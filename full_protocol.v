==> flow/design.v <==
`timescale 1ns/1ps
module full_protocol
  (
   input            reset,
   input            clk,
   input            data_in,
   output reg       finished,        
   output reg [7:0] cmd_data_out,
   output reg [7:0] length_data_out,
   output reg [7:0] r_data_out,
   output reg [7:0] g_data_out,
   output reg [7:0] b_data_out,
   output reg [7:0] check_data_out,
   output reg [3:0] state
   );
  localparam IDLE         = 4'b0000;  
  localparam RECEIVE_START = 4'b0001;  
  localparam RECEIVE_CMD = 4'b0010;
  localparam RECEIVE_LENGTH = 4'b0011;
  localparam RECEIVE_r_DATA = 4'b0100;
  localparam RECEIVE_g_DATA = 4'b0101;
  localparam RECEIVE_b_DATA = 4'b0110;
  localparam RECEIVE_CHECK = 4'b0111;
  localparam RECEIVE_STOP  = 4'b1000;
  localparam CLEANUP      = 4'b1001;
  reg [6:0] count;  
  reg [2:0] bit_index;  
  reg [3:0] current_state;  
  always @(posedge clk or posedge reset)
  begin
    if (reset) begin
      current_state <= 3'b000; 
	  finished   <= 1'b0;
    end
    else begin case (current_state)
      IDLE : begin state<=0;
          finished<= 1'b0;
          count <= 0;
          bit_index   <= 0;         
          if (data_in == 1'b0)           
            current_state <= RECEIVE_START;
          else
            current_state <= IDLE;
        end
      RECEIVE_START : begin state<=1;
          if (count == 50) begin
				if (data_in == 1'b0) begin
					count <= 0; 
					current_state <= RECEIVE_CMD;
					end
            	else
            		current_state <= IDLE;
          		end
          else begin
            count <= count + 1;
            current_state <= RECEIVE_START;
          end
        end 
      RECEIVE_CMD : begin state<=2;
          if (count < 100) begin
            count <= count + 1;
            current_state <= RECEIVE_CMD;
          end else
          begin
            count <= 0;
            cmd_data_out[bit_index] <= data_in;
            if (bit_index < 7)
            begin
              bit_index <= bit_index + 1;
              current_state   <= RECEIVE_CMD;
            end
            else
            begin
              bit_index <= 0;
              current_state   <= RECEIVE_LENGTH;
            end
          end
        end 
       RECEIVE_LENGTH : begin state<=3;
          if (count < 100) begin
            count <= count + 1;
            current_state <= RECEIVE_LENGTH;
          end else
          begin
            count <= 0;
            length_data_out[bit_index] <= data_in;
            if (bit_index < 7)
            begin
              bit_index <= bit_index + 1;
              current_state   <= RECEIVE_LENGTH;
            end
            else
            begin
              bit_index <= 0;
              current_state   <= RECEIVE_r_DATA;
            end
          end
        end      
       RECEIVE_r_DATA : begin state<=4;
          if (count < 100) begin
            count <= count + 1;
            current_state <= RECEIVE_r_DATA;
          end else
          begin
            count <= 0;
            r_data_out[bit_index] <= data_in;
            if (bit_index < 7) begin
              bit_index <= bit_index + 1;
              current_state   <= RECEIVE_r_DATA;
            end
            else begin
              bit_index <= 0;
			  if(length_data_out==8'h01)
              	current_state   <= RECEIVE_CHECK;
                else
			  	current_state   <= RECEIVE_g_DATA;
            end
          end
        end   
		RECEIVE_g_DATA : begin state<=5;
          if (count < 100) begin
            count <= count + 1;
            current_state <= RECEIVE_g_DATA;
          end else
          begin
            count <= 0;
            g_data_out[bit_index] <= data_in;
            if (bit_index < 7)
            begin
              bit_index <= bit_index + 1;
              current_state   <= RECEIVE_g_DATA;
            end
            else
            begin
              bit_index <= 0;
			  if(length_data_out==2)begin
              	current_state   <= RECEIVE_CHECK;
			  end else
			  	current_state   <= RECEIVE_b_DATA;
            end
          end
        end 
		RECEIVE_b_DATA : begin state<=6;
          if (count < 100) begin
            count <= count + 1;
            current_state <= RECEIVE_b_DATA;
          end else
          begin
            count <= 0;
            b_data_out[bit_index] <= data_in;
            if (bit_index < 7)
            begin
              bit_index <= bit_index + 1;
              current_state   <= RECEIVE_b_DATA;
            end
            else
            begin
              bit_index <= 0;
			  current_state   <= RECEIVE_CHECK;
            end
          end
        end 
		RECEIVE_CHECK : begin state<=7;
          if (count < 100) begin
            count <= count + 1;
            current_state <= RECEIVE_CHECK;
          end else
          begin
            count <= 0;
            check_data_out[bit_index] <= data_in;
            if (bit_index < 7)
            begin
              bit_index <= bit_index + 1;
              current_state   <= RECEIVE_CHECK;
            end
            else
            begin
              bit_index <= 0;
			  current_state   <= RECEIVE_STOP;
            end
          end
        end 
      RECEIVE_STOP : begin state<=8;
          if (count < 100)
          begin
            count <= count + 1;
            current_state<= RECEIVE_STOP;
          end
          else
          begin
            finished<= 1'b1;
            count <= 0;
            current_state<= CLEANUP;
          end
        end 
      CLEANUP : begin state<=9;
          current_state <= IDLE;
          finished   <= 1'b0;
        end
      default :
        current_state <= IDLE;
    endcase
    end 
  end
endmodule 
# From RTL to reports: full_protocol
# The steps from the RTL of full_protocol to its reports follow in flow order.
# Lines are those of the file above, counted from 1.
# Library cell names are shortened.
setup:
  design: "full_protocol"
  clk_port: "clk"
  cell_library: "sky130hd"
  corner: "tt_025C_1v80"

# Word-level counts
# Counts by Yosys on the flattened word-level netlist (proc, flatten, opt, wreduce; memories kept). Register bits leave out memories and registers merged into their read ports (data or address). Print and check cells are left out.
bits:
  regBits: 67
  latchBits: 0
  ram_bits: 0
  rom_bits: 0
  clocked_rd_ports_x_width: 0
  mem_count: 0
  elab_cells: 95
classes:
  n_addsub: 3
  multipliers: 0
  div_mod_pow: 0
  n_cmp: 2
  n_eq: 15
  shift: 2
  muxes: 29
  bitwise: 15
  reduce_logical: 18
ops:
  columns: ["cell", "count"]
  rows:
  - ["AND 8 bit", 6]
  - ["OR 8 bit", 6]
  - ["parallel mux 4 bit (select 10 bit)", 1]
  - ["parallel mux 4 bit (select 9 bit)", 1]
  - ["AND reduction 3 bit", 8]
  - ["parallel mux 7 bit (select 3 bit)", 1]
  - ["2-to-1 mux 7 bit", 3]
  - ["== test 4 x 3 -> 1 bit (second input constant)", 4]
  - ["2-to-1 mux 2 bit", 7]
  - ["2-to-1 mux 3 bit", 4]
  - ["nonzero test 10 bit", 1]
  - ["nonzero test 9 bit", 1]
  - ["variable shift 1 x 4 -> 8 bit", 1]
  - ["variable shift 1 x 4 -> 8 bit (first input constant)", 1]
  - ["== test 4 x 2 -> 1 bit (second input constant)", 2]
  - ["== test 4 bit (second input constant)", 2]
  - ["== test 8 x 1 -> 1 bit (second input constant)", 1]
  - ["== test 8 x 2 -> 1 bit (second input constant)", 1]
  - ["NOT 8 bit", 1]
  - ["2-to-1 mux 4 bit", 2]
  - ["2-to-1 mux 1 bit", 8]
  - ["adder 7 x 1 -> 7 bit (second input constant)", 1]
  - ["== test 7 x 6 -> 1 bit (second input constant)", 1]
  - ["< comparator 7 bit (second input constant)", 1]
  - ["nonzero test 7 bit", 1]
  - ["OR reduction 7 bit", 1]
  - ["OR reduction 6 bit", 1]
  - ["parallel mux 3 bit (select 2 bit)", 1]
# Not listed: further kinds 12, cells in them 15.

# Depth
# Longest topological path by Yosys (ltp), each cell counted once; first at word level (registers and memories cut), then after technology mapping (sequential cells cut; the memories' decode and read muxes count).
logic_depth:
  word_depth: 5
  abc_area: 0
  depth_mapped: 7
  depth_no_buf: 5

# Netlist
# Source: synth_stat.txt of the flow (Yosys; design flattened, memories mapped). It holds for the ABC_AREA given above (unset counts as 0); a run with the other value may have another netlist.
types:
  columns: ["cell_type", "count", "type_area_um2"]
  rows:
  - ["edfxtp_1", 62, 1.86E+03]
  - ["a21o_1", 37, 277.766]
  - ["dfrtp_1", 10, 250.24]
  - ["mux2_2", 8, 90.086]
  - ["ha_1", 7, 87.584]
  - ["nand2_1", 20, 75.072]
  - ["o21ai_0", 11, 55.053]
  - ["nor2_1", 14, 52.55]
  - ["o41ai_1", 6, 52.55]
  - ["a21oi_1", 10, 50.048]
  - ["and2_1", 6, 37.536]
  - ["inv_1", 8, 30.029]
  - ["nand3_1", 6, 30.029]
  - ["nand3b_1", 4, 30.029]
  - ["dfstp_2", 1, 26.275]
  - ["o311ai_4", 1, 26.275]
  - ["xor2_1", 3, 26.275]
  - ["or3_1", 4, 25.024]
# Not listed: further types 26, cells in them 41.
synth_totals:
  cells: 259
  synth_area_um2: 3430.8
  seq_area_um2: 2138.3
  ff_cells: 73
  n_buf: 7

# Worst setup path after synthesis
# OpenSTA on the mapped netlist: ideal clock, no wires. The path of least setup slack (recovery checks aside). Input and output delay are each 20% of the period. Register names are those of the netlist, which keeps one name where synthesis merged equal registers.
synth_path:
  path_kind: "register -> register"
  from: "reg bit_index[0]"
  to: "reg b_data_out[4]"
  period_ns: 3.24
  setup_ns: 0.260
  t_first_pin_ns: 0.000
  arrival_time_ns: 2.122
  t_required_ns: 2.980
  slack_ns: 0.858
  delay_ns: 2.382
  path_stages: 8
  path_buffers: 2
  period_less_setup_slack_ns: 2.382
# "delay_ns" is the arrival time less input delay plus setup time.
# "path_stages": output pins that drive a net of the path, with the launching flip-flop's if there is one; two outputs of one cell count as two.
# "period_less_setup_slack_ns" is the clock period less the worst setup slack; recovery checks do not enter. This is arithmetic on one report: input and output delays are still those of the set period (20% each).
# The rows between start and end are the longest chain of elaborated cells between them; the timing report does not say that the signal goes this way. Where chains are equally long, one stands for them.
# A line is the first line of the expression or statement that the cell stems from. Yosys adds cells for indexed reads and writes and turns some case tables into memories.
# A register here has more assigning lines than the two given.
synth_between:
  path_cell_list: "edfxtp_1 -> clkbuf_1 -> inv_1 -> ha_1 -> buf_6 -> or3b_4 -> a21boi_4 -> mux2_2"
  elab_chain_cells: 5
  cone_cells: 6
  cone_classes: "add/sub (1); shift (2); logic (3)"
synth_rtl:
  columns: ["element", "line_no", "text"]
  rows:
  - ["start, declared", 27, "reg [2:0] bit_index;"]
  - ["start, assigned", 69, "bit_index <= bit_index + 1;"]
  - ["start, assigned", 89, "bit_index <= bit_index + 1;"]
  - ["negator 3 -> 4 bit", 150, "b_data_out[bit_index] <= data_in;"]
  - ["variable shift 1 x 4 -> 8 bit", 150, null]
  - ["NOT 8 bit", 150, null]
  - ["AND 8 bit", 150, null]
  - ["OR 8 bit", 150, null]
  - ["end, assigned", 150, null]
  - ["end, declared", 12, "output reg [7:0] b_data_out,"]

# Worst path after layout
# From the final timing report of run 1: the path of least setup slack in the routed layout; clock arrival at registers is part of the times.
layout_path:
  path_kind: "register -> register"
  from: "reg bit_index[0]"
  to: "reg check_data_out[4]"
  period_ns: 2.29
  setup_ns: 0.24
  t_first_pin_ns: 0.34
  arrival_time_ns: 2.11
  t_required_ns: 2.39
  slack_ns: 0.27
  path_stages: 6
  path_buffers: 0
# The rows between start and end are the longest chain of elaborated cells between them; the timing report does not say that the signal goes this way. Where chains are equally long, one stands for them.
# A register here has more assigning lines than the two given.
layout_between:
  path_cell_list: "edfxtp_1 -> inv_1 -> ha_1 -> or3b_4 -> a21boi_4 -> mux2_2"
  elab_chain_cells: 5
  cone_cells: 6
  cone_classes: "add/sub (1); shift (2); logic (3)"
layout_rtl:
  columns: ["element", "line_no", "text"]
  rows:
  - ["start, declared", 27, "reg [2:0] bit_index;"]
  - ["start, assigned", 69, "bit_index <= bit_index + 1;"]
  - ["start, assigned", 89, "bit_index <= bit_index + 1;"]
  - ["negator 3 -> 4 bit", 170, "check_data_out[bit_index] <= data_in;"]
  - ["variable shift 1 x 4 -> 8 bit", 170, null]
  - ["NOT 8 bit", 170, null]
  - ["AND 8 bit", 170, null]
  - ["OR 8 bit", 170, null]
  - ["end, assigned", 170, null]
  - ["end, declared", 13, "output reg [7:0] check_data_out,"]

Lab notebook: full_protocol

Measured data: module full_protocol, platform sky130hd, 2 stored runs of the flow under differing settings, order arbitrary. Input and output delays are each 20% of the period that was set; the output load is 0.01 pF.
"achieved_period_ns": clock period set for the run, less the worst setup slack. It is reckoned from that one timing run; input and output delays stay at 20% of the period that was set.
"worst_setup_path_time_ns" = time allowed to the worst setup path (clock period - input delay - output delay, where it has them) - its slack; a late launch clock adds to it, a late capture clock takes from it.
"final_power_uw" rests on the timing tool's default activity at the inputs, not on a simulated workload.

--- run 1 ---
==> flow/run.sh <==
#!/bin/bash
# the make line also repeats the synthesis and layout settings of config.mk as NAME=value (left out here)
make -C /OpenROAD-flow-scripts/flow DESIGN_CONFIG=/design/flow/config.mk WORK_HOME=/design/flow/orfs CLKGATE_MAP_FILE= finish
==> flow/config.mk <==
export PLATFORM = sky130hd
export DESIGN_NAME = full_protocol
export DESIGN_NICKNAME = full_protocol
export VERILOG_FILES = /design/flow/design.v
export SDC_FILE = /design/flow/constraint.sdc
export NUM_CORES = 4
export LEC_CHECK = 0
export CAP_MARGIN = 20
export CORE_MARGIN = 2
export CORE_UTILIZATION = 40
export SLEW_MARGIN = 20
==> flow/constraint.sdc <==
create_clock -name core_clock -period 2.29 [get_ports {clk}]
set_input_delay 0.4580 -clock core_clock [delete_from_list [all_inputs] [get_ports {clk}]]
set_output_delay 0.4580 -clock core_clock [all_outputs]
set_load 0.01 [all_outputs]

==> results, as YAML <==
results:
  final_power_uw: 4311
  ys_area_um2: 3430.8
  tns_ns: 0.000
  design.die.area_um2: 9333.5
  achieved_period_ns: 2.018
  post_route_stdcell_area_um2: 4429.2
  worst_setup_slack_ns: 0.272
  final_util_frac: 0.536
  timing.hold.ws_ns: 0.529
  worst_setup_path_time_ns: 2.02
  timing.worst_path_kind: "register -> register"

--- run 2 ---
==> flow/run.sh <==
#!/bin/bash
# the make line also repeats the synthesis and layout settings of config.mk as NAME=value (left out here)
make -C /OpenROAD-flow-scripts/flow DESIGN_CONFIG=/design/flow/config.mk WORK_HOME=/design/flow/orfs CLKGATE_MAP_FILE= finish
==> flow/config.mk <==
export PLATFORM = sky130hd
export DESIGN_NAME = full_protocol
export DESIGN_NICKNAME = full_protocol
export VERILOG_FILES = /design/flow/design.v
export SDC_FILE = /design/flow/constraint.sdc
export NUM_CORES = 4
export LEC_CHECK = 0
export ABC_AREA = 0
export CAP_MARGIN = 20
export CELL_PAD_IN_SITES_DETAIL_PLACEMENT = 1
export CELL_PAD_IN_SITES_GLOBAL_PLACEMENT = 1
export CORE_MARGIN = 2
export CORE_UTILIZATION = 58
export CTS_CLUSTER_DIAMETER = 372
export CTS_CLUSTER_SIZE = 79
export GPL_TIMING_DRIVEN = 0
export MIN_ROUTING_LAYER = met1
export PLACE_DENSITY_LB_ADDON = 0.04
export SETUP_SLACK_MARGIN = 0.43
export SLEW_MARGIN = 20
==> flow/constraint.sdc <==
create_clock -name core_clock -period 2.14 [get_ports {clk}]
set_input_delay 0.4280 -clock core_clock [delete_from_list [all_inputs] [get_ports {clk}]]
set_output_delay 0.4280 -clock core_clock [all_outputs]
set_load 0.01 [all_outputs]

==> results, as YAML <==
outcome: "unfinished; error DPL-0033 in clock tree synthesis"
